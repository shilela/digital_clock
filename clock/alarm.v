==> flow/design.v <==
module alarm(alarm_set,alarm,hr_high_alarm_i,hr_low_alarm_i,hr_high_alarm_o,hr_low_alarm_o,sec_high_z_i,sec_low_z_i
,alarm_clk,change,turn,LED_hr,LED_min);
input alarm_set,change,turn,alarm_clk;
input[3:0] hr_high_alarm_i,hr_low_alarm_i,sec_high_z_i,sec_low_z_i;
output alarm,LED_hr,LED_min;
output[3:0] hr_high_alarm_o,hr_low_alarm_o;
reg[3:0] hr_high_alarm_o,hr_low_alarm_o;
reg alarm;
reg change_t,alarm_set_t;
reg alarm_div;
initial
begin
hr_high_alarm_o<=1;
hr_low_alarm_o<=8;
alarm_div<=0;
end
always @(posedge alarm_clk)
begin
change_t<=change;
alarm_set_t<=alarm_set;
end
always @(posedge alarm_clk)  
begin  
    if(alarm_set_t==0&&alarm_set==1);
	else if(alarm_set_t==1&&alarm_set==0);
	else if(change_t!=change)
	begin
    if(turn)  
      begin  
        if((hr_high_alarm_o==2)&&(hr_low_alarm_o==3))  
          begin  
            hr_high_alarm_o<=1;  
            hr_low_alarm_o<=8;  
          end  
        else  
          if(hr_low_alarm_o==9)  
            begin  
              hr_low_alarm_o<=0;  
              hr_high_alarm_o<=hr_high_alarm_o+1;  
            end  
          else  
            hr_low_alarm_o<=hr_low_alarm_o+1;  
      end 
      end 
    end  
always @(posedge alarm_clk)  
begin
alarm_div<=!alarm_div;
if(alarm_set==0)
begin
	if(sec_high_z_i==0&&((hr_high_alarm_i<hr_high_alarm_o)||(hr_high_alarm_i==hr_high_alarm_o&&hr_low_alarm_i<hr_low_alarm_o)))
		alarm<=!alarm; 
	else if(hr_high_alarm_i<hr_high_alarm_o&&alarm_div)
		alarm<=!alarm; 
	else if(hr_high_alarm_i==hr_high_alarm_o&&hr_low_alarm_i<hr_low_alarm_o&&alarm_div)
		alarm<=!alarm;
end
end
assign LED_hr=turn&&alarm_set;
assign LED_min=!turn&&alarm_set;
endmodule
==> Step by step through the tools: alarm <==
What the tools print for alarm, step after step.
Lines are those of the file above, counted from 1.
Operators: Yosys type, input widths -> output width; for muxes data width and select width s.
{ "inputs": {"top": "alarm", "clock": "alarm_clk", "lib": "sky130hd", "corner": "tt_025C_1v80"} }

==> Word-level counts <==
Counts by Yosys on the flattened word-level netlist (proc, flatten, opt, wreduce; memories kept). Register bits leave out memories and registers merged into their read ports (data or address). Print and check cells are left out.
{ "bits": {"register_bits": 12, "inputBits": 20, "out_inout_bits": 11, "wordCells": 45} }
{ "op_classes": {"n_addsub": 2, "cmp": 2, "eq_ne": 5, "muxes": 5, "bitwise": 4, "reduce_logical": 20} }
{ "ops": {"columns": ["op", "n"], "rows": [
  ["$logic_and 1x1->1", 9],
  ["$add 4x1->4 const B", 2],
  ["$eq 4x2->1 const B", 2],
  ["$lt 4x4->1", 2],
  ["$mux 4", 2],
  ["$reduce_and 5->1", 1],
  ["$not 1->1", 4],
  ["$eq 4x4->1", 1],
  ["$eq 4x4->1 const B", 1],
  ["$logic_not 4->1", 1],
  ["$reduce_and 4->1", 1],
  ["$logic_not 1->1", 3],
  ["$reduce_bool 3->1", 1],
  ["$mux 1", 3],
  ["$reduce_and 2->1", 1],
  ["$reduce_bool 2->1", 1],
  ["$reduce_or 2->1", 1],
  ["$ne 1x1->1", 1],
  ["$logic_or 1x1->1", 1]
]} }

==> Longest topological paths <==
Longest topological path by Yosys (ltp), each cell counted once; first at word level (registers and memories cut), then after technology mapping (sequential cells cut; the memories' decode and read muxes count).
{ "logic_depth": {"depth_word": 6, "abc_area": 0, "depth_mapped": 6, "mapped_depth_nobuf": 6} }

==> Netlist <==
The flow's flattened synthesis, as Yosys stat reports it; memories are mapped. The netlist is that of the ABC_AREA named above (0 if unset); the other value can give another one.
{ "synth_totals": {"cell_count": 76, "synth_area_um2": 797.0, "seqArea_um2": 330.3, "flip_flops": 12, "buf_cells": 0} }
{ "types": {"columns": ["type", "n"], "rows": [
  ["sky130_fd_sc_hd__edfxtp_1", 9],
  ["sky130_fd_sc_hd__ha_1", 13],
  ["sky130_fd_sc_hd__dfxtp_1", 3],
  ["sky130_fd_sc_hd__inv_1", 12],
  ["sky130_fd_sc_hd__nor2_1", 8],
  ["sky130_fd_sc_hd__nand2_1", 7],
  ["sky130_fd_sc_hd__xnor2_1", 3],
  ["sky130_fd_sc_hd__nor4b_4", 1],
  ["sky130_fd_sc_hd__a21oi_1", 3],
  ["sky130_fd_sc_hd__nor4b_2", 1],
  ["sky130_fd_sc_hd__mux2i_1", 1],
  ["sky130_fd_sc_hd__nand3_2", 1],
  ["sky130_fd_sc_hd__a32oi_1", 1],
  ["sky130_fd_sc_hd__o2111ai_1", 1],
  ["sky130_fd_sc_hd__o21ai_2", 1],
  ["sky130_fd_sc_hd__o311ai_0", 1],
  ["sky130_fd_sc_hd__or3b_2", 1],
  ["sky130_fd_sc_hd__xor2_1", 1]
]} }
Other cell types: 8; their cells: 8.

==> Timing after synthesis <==
OpenSTA on the mapped netlist: ideal clock, no wires. The path of least setup slack (recovery checks aside). Input and output delay are each 20% of the period. Register names are those of the netlist, which keeps one name where synthesis merged equal registers.
{ "synth_path": {"kind": "in2reg", "startpoint": "in hr_low_alarm_i[1]", "endpoint": "reg alarm", "tclk_ns": 3.08, "in_delay_ns": 0.616, "setup_ns": 0.298, "launch_ns": 0.616, "arrival_ns": 1.565, "required_ns": 2.782, "setup_slack_ns": 1.216, "path_delay_ns": 1.247, "path_stages": 5, "synth_period_reached_ns": 1.864} }
"path_delay_ns" is the arrival time less input delay plus setup time.
"path_stages" counts driving pins, that of a launching flip-flop among them; a cell with two outputs on the path counts twice.
"synth_period_reached_ns" is the clock period less the worst setup slack; recovery checks do not enter. This is arithmetic on one report: input and output delays are still those of the set period (20% each).
Between the ends stands the longest chain of elaborated cells between them, by number of cells; it is not shown to be the way that was timed. Of several equally long chains one is given.
A line is the first line of the expression or statement that the cell stems from. Yosys adds cells for indexed reads and writes and turns some case tables into memories.
A register here has more assigning lines than the two given.
The path ends at the enable pin of a flip-flop; only ways to that pin are counted.
{ "synth_via": {"path_cell_list": "sky130_fd_sc_hd__ha_1 > sky130_fd_sc_hd__or3b_2 > sky130_fd_sc_hd__o2111ai_1 > sky130_fd_sc_hd__a32oi_1 > sky130_fd_sc_hd__nor2_1", "elab_chain_len": 6, "cells_between": 7, "cone_classes": "compare (1); reduce/logical (6)"} }
{ "synth_rtl": {"columns": ["item", "line_no", "rtl"], "rows": [
  ["start: declaration", 4, "input[3:0] hr_high_alarm_i,hr_low_alarm_i,sec_high_z_i,sec_low_z_i;"],
  ["$lt 4x4->1", 51, "if(sec_high_z_i==0&&((hr_high_alarm_i<hr_high_alarm_o)||(hr_high_alarm_i==hr_high_alarm_o&&hr_low_alarm_i<hr_l ..."],
  ["$logic_and 1x1->1", 51, null],
  ["$logic_or 1x1->1", 51, null],
  ["$logic_and 1x1->1", 51, null],
  ["$reduce_bool 3->1", null, null],
  ["$reduce_and 2->1", null, null],
  ["end: assignment", 52, "alarm<=!alarm;"],
  ["end: assignment", 54, "alarm<=!alarm;"],
  ["end: declaration", 5, "output alarm,LED_hr,LED_min;"]
]} }

==> Timing after layout <==
From the final timing report of record 1: the path of least setup slack in the routed layout; clock arrival at registers is part of the times.
{ "layout_path": {"kind": "reg2reg", "startpoint": "reg hr_high_alarm_o[0]", "endpoint": "reg hr_high_alarm_o[2]", "tclk_ns": 1.4, "setup_ns": 0.33, "launch_ns": 0.26, "arrival_ns": 1.73, "required_ns": 1.33, "setup_slack_ns": -0.40, "path_stages": 7} }
Between the ends stands the longest chain of elaborated cells between them, by number of cells; it is not shown to be the way that was timed. Of several equally long chains one is given.
The path ends at the enable pin of a flip-flop; only ways to that pin are counted.
{ "layout_via": {"path_cell_list": "sky130_fd_sc_hd__edfxtp_1 > sky130_fd_sc_hd__inv_1 > sky130_fd_sc_hd__ha_1 > sky130_fd_sc_hd__nor4b_4 > sky130_fd_sc_hd__nand3_2 > sky130_fd_sc_hd__o21ai_2 > sky130_fd_sc_hd__nor4b_4", "elab_chain_len": 4, "cells_between": 4, "cone_lines": 1, "cone_classes": "eq/ne (1); reduce/logical (3)"} }
{ "layout_rtl": {"columns": ["item", "line_no", "rtl"], "rows": [
  ["start: declaration", 6, "output[3:0] hr_high_alarm_o,hr_low_alarm_o;"],
  ["start: assignment", 32, "hr_high_alarm_o<=1;"],
  ["start: assignment", 39, "hr_high_alarm_o<=hr_high_alarm_o+1;"],
  ["$eq 4x2->1", 30, "if((hr_high_alarm_o==2)&&(hr_low_alarm_o==3))"],
  ["$logic_and 1x1->1", 30, null],
  ["$reduce_bool 2->1", null, null],
  ["$reduce_and 5->1", null, null],
  ["end: assignment", 32, null],
  ["end: assignment", 39, null],
  ["end: declaration", 6, null]
]} }

Stored flow runs of alarm (2 of them; Yosys, OpenROAD, sky130hd). They differ in their settings and are not a sequence. Constraints: input delay and output delay 20% of the set period each, output load 0.01 pF.
"period_less_ws_ns" means the clock period less the worst setup slack. The figure is calculated, with input and output delays left at 20% of the set period.
"worstPathTime_ns": the worst setup path's part of the clock period (all of it between registers, 20% less for each end at a port) less its slack. A launch clock that arrives late makes it longer, a capture clock that arrives late makes it shorter.
"power.total_uw" rests on the timing tool's default activity at the inputs, not on a simulated workload.
[
  {
    "run": "record 1",
    "settings": { "period_ns": 1.4, "CORE_UTILIZATION": 52, "SETUP_SLACK_MARGIN": 0.33, "PLACE_DENSITY_LB_ADDON": 0.12, "HOLD_SLACK_MARGIN": 0.18, "GPL_TIMING_DRIVEN": 0, "GPL_ROUTABILITY_DRIVEN": 1, "CAP_MARGIN": 20, "CORE_MARGIN": 2, "SLEW_MARGIN": 20 },
    "results": { "design_die_area_um2": 1861.9, "worst_hold_slack_ns": 0.295, "period_less_ws_ns": 1.805, "synth_chip_area_um2": 797.0, "post_route_util_frac": 0.955, "setup_worst_slack_ns": -0.405, "worstPathTime_ns": 1.80, "critical_path_type": "reg2reg", "power.total_uw": 882.5 }
  },
  {
    "run": "record 2",
    "settings": { "period_ns": 1.2, "CAP_MARGIN": 20, "CORE_MARGIN": 2, "CORE_UTILIZATION": 40, "SLEW_MARGIN": 20 },
    "results": { "design_die_area_um2": 2365.4, "worst_hold_slack_ns": 0.259, "period_less_ws_ns": 1.770, "synth_chip_area_um2": 797.0, "post_route_util_frac": 0.798, "setup_worst_slack_ns": -0.570, "worstPathTime_ns": 1.77, "critical_path_type": "reg2reg", "power.total_uw": 971.9 }
  }
]
