==> flow/design.v <==
module timing(mode,reset_sec,clk,hr_high_timing_i,hr_low_timing_i,min_high_timing_i,min_low_timing_i,hr_high_timing_o,hr_low_timing_o,min_high_timing_o,min_low_timing_o,sec_high_timing_o,sec_low_timing_o,alarm);
input reset_sec,clk,mode;
output alarm;
reg alarm;
input[3:0] hr_high_timing_i,hr_low_timing_i,min_high_timing_i,min_low_timing_i;
output[3:0] hr_high_timing_o,min_high_timing_o,sec_high_timing_o,hr_low_timing_o,min_low_timing_o,sec_low_timing_o;
reg[3:0] hr_high_timing_o,min_high_timing_o,sec_high_timing_o,hr_low_timing_o,min_low_timing_o,sec_low_timing_o;
wire carry_sec,carry_min;
initial
begin
hr_high_timing_o<=0;
min_high_timing_o<=0;
sec_high_timing_o<=0;
hr_low_timing_o<=0;
min_low_timing_o<=0;
sec_low_timing_o<=0;
end
always @(posedge clk)  
begin
	if(!reset_sec) sec_low_timing_o<=0;  
  else if(sec_low_timing_o==9)  
    sec_low_timing_o<=0;  
  else  
    sec_low_timing_o<=sec_low_timing_o+1;  
end  
always @(posedge clk)   
begin  
  if(!reset_sec) sec_high_timing_o<=0;  
  else if(sec_low_timing_o==9)  
    begin  
      if(sec_high_timing_o==5)  
        sec_high_timing_o<=0;  
      else  
        sec_high_timing_o<=sec_high_timing_o+1;  
    end  
end  
assign carry_sec=((sec_high_timing_o==5)&&(sec_low_timing_o==9))?1:0;  
always @(posedge clk)   
begin  
  if(carry_sec)  
    begin  
     if(min_low_timing_o==9)  
        min_low_timing_o<= 0;  
     else 
        min_low_timing_o<=min_low_timing_o+1; 
    end 
   else  if(!mode)
		min_low_timing_o<=min_low_timing_i;
end  
always @(posedge clk)   
begin   
  if(carry_sec)  
    begin  
    if(min_low_timing_o==9)  
      begin  
      if(min_high_timing_o==5)  
        min_high_timing_o <= 0;  
      else 
        min_high_timing_o<= min_high_timing_o+1; 
      end  
    end 
    else if (!mode) 
		min_high_timing_o<=min_high_timing_i; 
end  
assign carry_min = ((min_high_timing_o==5)&&(min_low_timing_o==9))?1:0; 
always @(posedge clk)   
begin
  if(carry_min&&carry_sec)  
  begin  
    if((hr_high_timing_o==2)&&(hr_low_timing_o==3))   
      hr_low_timing_o<=0;  
    else
       if(hr_low_timing_o==9)  
        hr_low_timing_o <=0;  
       else  
        hr_low_timing_o <= hr_low_timing_o + 1; 
  end 
  else if(!mode)
	hr_low_timing_o<=hr_low_timing_i;
end  
always @(posedge clk)   
begin   
  if(carry_min&&carry_sec)  
  begin  
      if((hr_high_timing_o==2)&&(hr_low_timing_o==3))  
        hr_high_timing_o <= 0;  
      else if(hr_low_timing_o==9)  
        hr_high_timing_o<=hr_high_timing_o+1;  
  end  
  else if(!mode)
	hr_high_timing_o<=hr_high_timing_i;
end  
always @(negedge clk)  
      begin  
        if(!reset_sec)  
        begin  
			alarm<=0;
		end
		else
		begin
			if((min_high_timing_o==5&&min_low_timing_o==9&&sec_high_timing_o==5&&(sec_low_timing_o==0||sec_low_timing_o==2||sec_low_timing_o==4||sec_low_timing_o==6||sec_low_timing_o==8)
			    ||(min_high_timing_o==0&&min_low_timing_o==0&&sec_high_timing_o==0&&sec_low_timing_o==0))
			    &&(!(hr_high_timing_o==0&&(hr_low_timing_o==0||hr_low_timing_o==1||hr_low_timing_o==2||hr_low_timing_o==3||hr_low_timing_o==4||hr_low_timing_o==5||hr_low_timing_o==6)))
			&&mode)
			alarm<=1;
			else
			alarm<=0;
		end
	end
endmodule
Tool chain data of timing:

Tool output for the design above, in the order of the flow.
Lines are those of the file above, counted from 1.
Operators: Yosys type, input widths -> output width; for muxes data width and select width s.
Cell names lack the library's common part.
Not given: -

* design top: timing
* clock input: clk
* cell library: sky130hd
* library corner: tt_025C_1v80

After elaboration:

Counts by Yosys on the flattened word-level netlist (proc, flatten, opt, wreduce; memories kept). Register bits leave out memories and registers merged into their read ports (data or address). Print and check cells are left out. Cells with the same type and inputs are merged into one.

* flip-flop bits (word level): 25
* bits in latches: 0
* bits in writable memories: 0
* ROM bits: 0
* clocked read ports x word width: 0
* memories kept: 0
* input bits: 19
* output and inout port bits: 25
* word-level cells: 86

* add/sub/neg operators: 6
* $mul: 0
* divide/modulo/power cells: 0
* order comparisons: 0
* equality and inequality tests: 20
* shifts and indexed selects: 0
* mux-type cells: 19
* bitwise logic cells: 1
* reductions and logical operators: 33

Operators with widths (count)
* $mux 4: 16
* $eq 4x3->1 const B: 7
* $add 4x1->4 const B: 6
* $logic_not 4->1: 6
* $eq 4x2->1 const B: 4
* $eq 4x4->1 const B: 4
* $logic_and 1x1->1: 12
* $logic_or 1x1->1: 11
* $ne 2x1->1 const B: 3
* $reduce_and 2->1: 2
* $eq 4x1->1 const B: 1
* $ne 3x1->1 const B: 1
* $mux 1: 3
* $reduce_or 2->1: 1
* $not 1->1: 1
* $logic_not 1->1: 1

Logic depth:

Yosys ltp: most cells in a row. Word level: on the elaborated netlist, between registers, memories and ports. Mapped: between sequential cells and ports; inverters and the memories' decode and read muxes count.

* depth in word-level cells: 12
* ABC_AREA: 0
* gate-level depth with buffers: 7
* depth with buffers taken out: 6

Netlist:

Yosys stat after the flow's synthesis: flattened, memories mapped to cells. It holds for the ABC_AREA given above (unset counts as 0); a run with the other value may have another netlist.

Cell types
* edfxtp_1: count 16, area in all 480.461 um2
* dfxtp_1: count 9, area in all 180.173 um2
* ha_1: count 7, area in all 87.584 um2
* nand2_1: count 19, area in all 71.318 um2
* xnor2_1: count 7, area in all 61.309 um2
* mux2i_1: count 5, area in all 50.048 um2
* o21ai_0: count 10, area in all 50.048 um2
* a22o_1: count 5, area in all 43.792 um2
* nor2b_1: count 6, area in all 37.536 um2
* a21oi_1: count 6, area in all 30.029 um2
* inv_1: count 8, area in all 30.029 um2
* and4bb_2: count 2, area in all 25.024 um2
* nand4b_4: count 1, area in all 23.773 um2
* nand4_4: count 1, area in all 21.27 um2
* nand3_1: count 4, area in all 20.019 um2
* nor3_1: count 4, area in all 20.019 um2
* xor2_1: count 2, area in all 17.517 um2
* a21oi_4: count 1, area in all 16.266 um2

Other cell types: 23; their cells: 32.

* cells in the netlist: 145
* chip area (Yosys): 1496.4 um2
* sequential part of the area: 660.6 um2
* flip-flop cells: 25
* buffer cells: 4

Lab notebook: timing

Measured data: module timing, platform sky130hd, 2 stored runs of the flow under differing settings, order arbitrary. Input and output delays are each 20% of the period that was set; the output load is 0.01 pF.
"total power after layout" rests on the timing tool's default activity at the inputs, not on a simulated workload.

### Job 1

Settings: `period_ns=4.29`, `CORE_UTILIZATION=64`, `SETUP_SLACK_MARGIN=0.66`, `PLACE_DENSITY_LB_ADDON=0.13`, `GPL_TIMING_DRIVEN=0`, `GPL_ROUTABILITY_DRIVEN=1`, `CTS_CLUSTER_SIZE=45`, `CTS_CLUSTER_DIAMETER=28`, `CAP_MARGIN=20`, `CORE_MARGIN=2`, `SLEW_MARGIN=20`

- Worst setup slack after layout: 437 ps
- Overall die area: 2741.1 um2
- Area of the standard cells in the finished layout: 2001.9 um2
- Lowest hold slack: 619 ps
- Synthesis area: 1496.4 um2
- Total power after layout: 0.5030 mW
- Total negative slack on setup checks: 0 ps
- Utilization in the final report: 0.905

### Job 2

Settings: `period_ns=3.83`, `CORE_UTILIZATION=38`, `SETUP_SLACK_MARGIN=0.96`, `PLACE_DENSITY=0.71`, `CELL_PAD_IN_SITES_GLOBAL_PLACEMENT=1`, `CELL_PAD_IN_SITES_DETAIL_PLACEMENT=1`, `ABC_AREA=0`, `GPL_TIMING_DRIVEN=1`, `CTS_CLUSTER_DIAMETER=389`, `CAP_MARGIN=20`, `CORE_MARGIN=2`, `SLEW_MARGIN=20`

- Worst setup slack after layout: 383 ps
- Overall die area: 4456.2 um2
- Area of the standard cells in the finished layout: 2160.8 um2
- Lowest hold slack: 545 ps
- Synthesis area: 1496.4 um2
- Total power after layout: 0.6734 mW
- Total negative slack on setup checks: 0 ps
- Utilization in the final report: 0.581
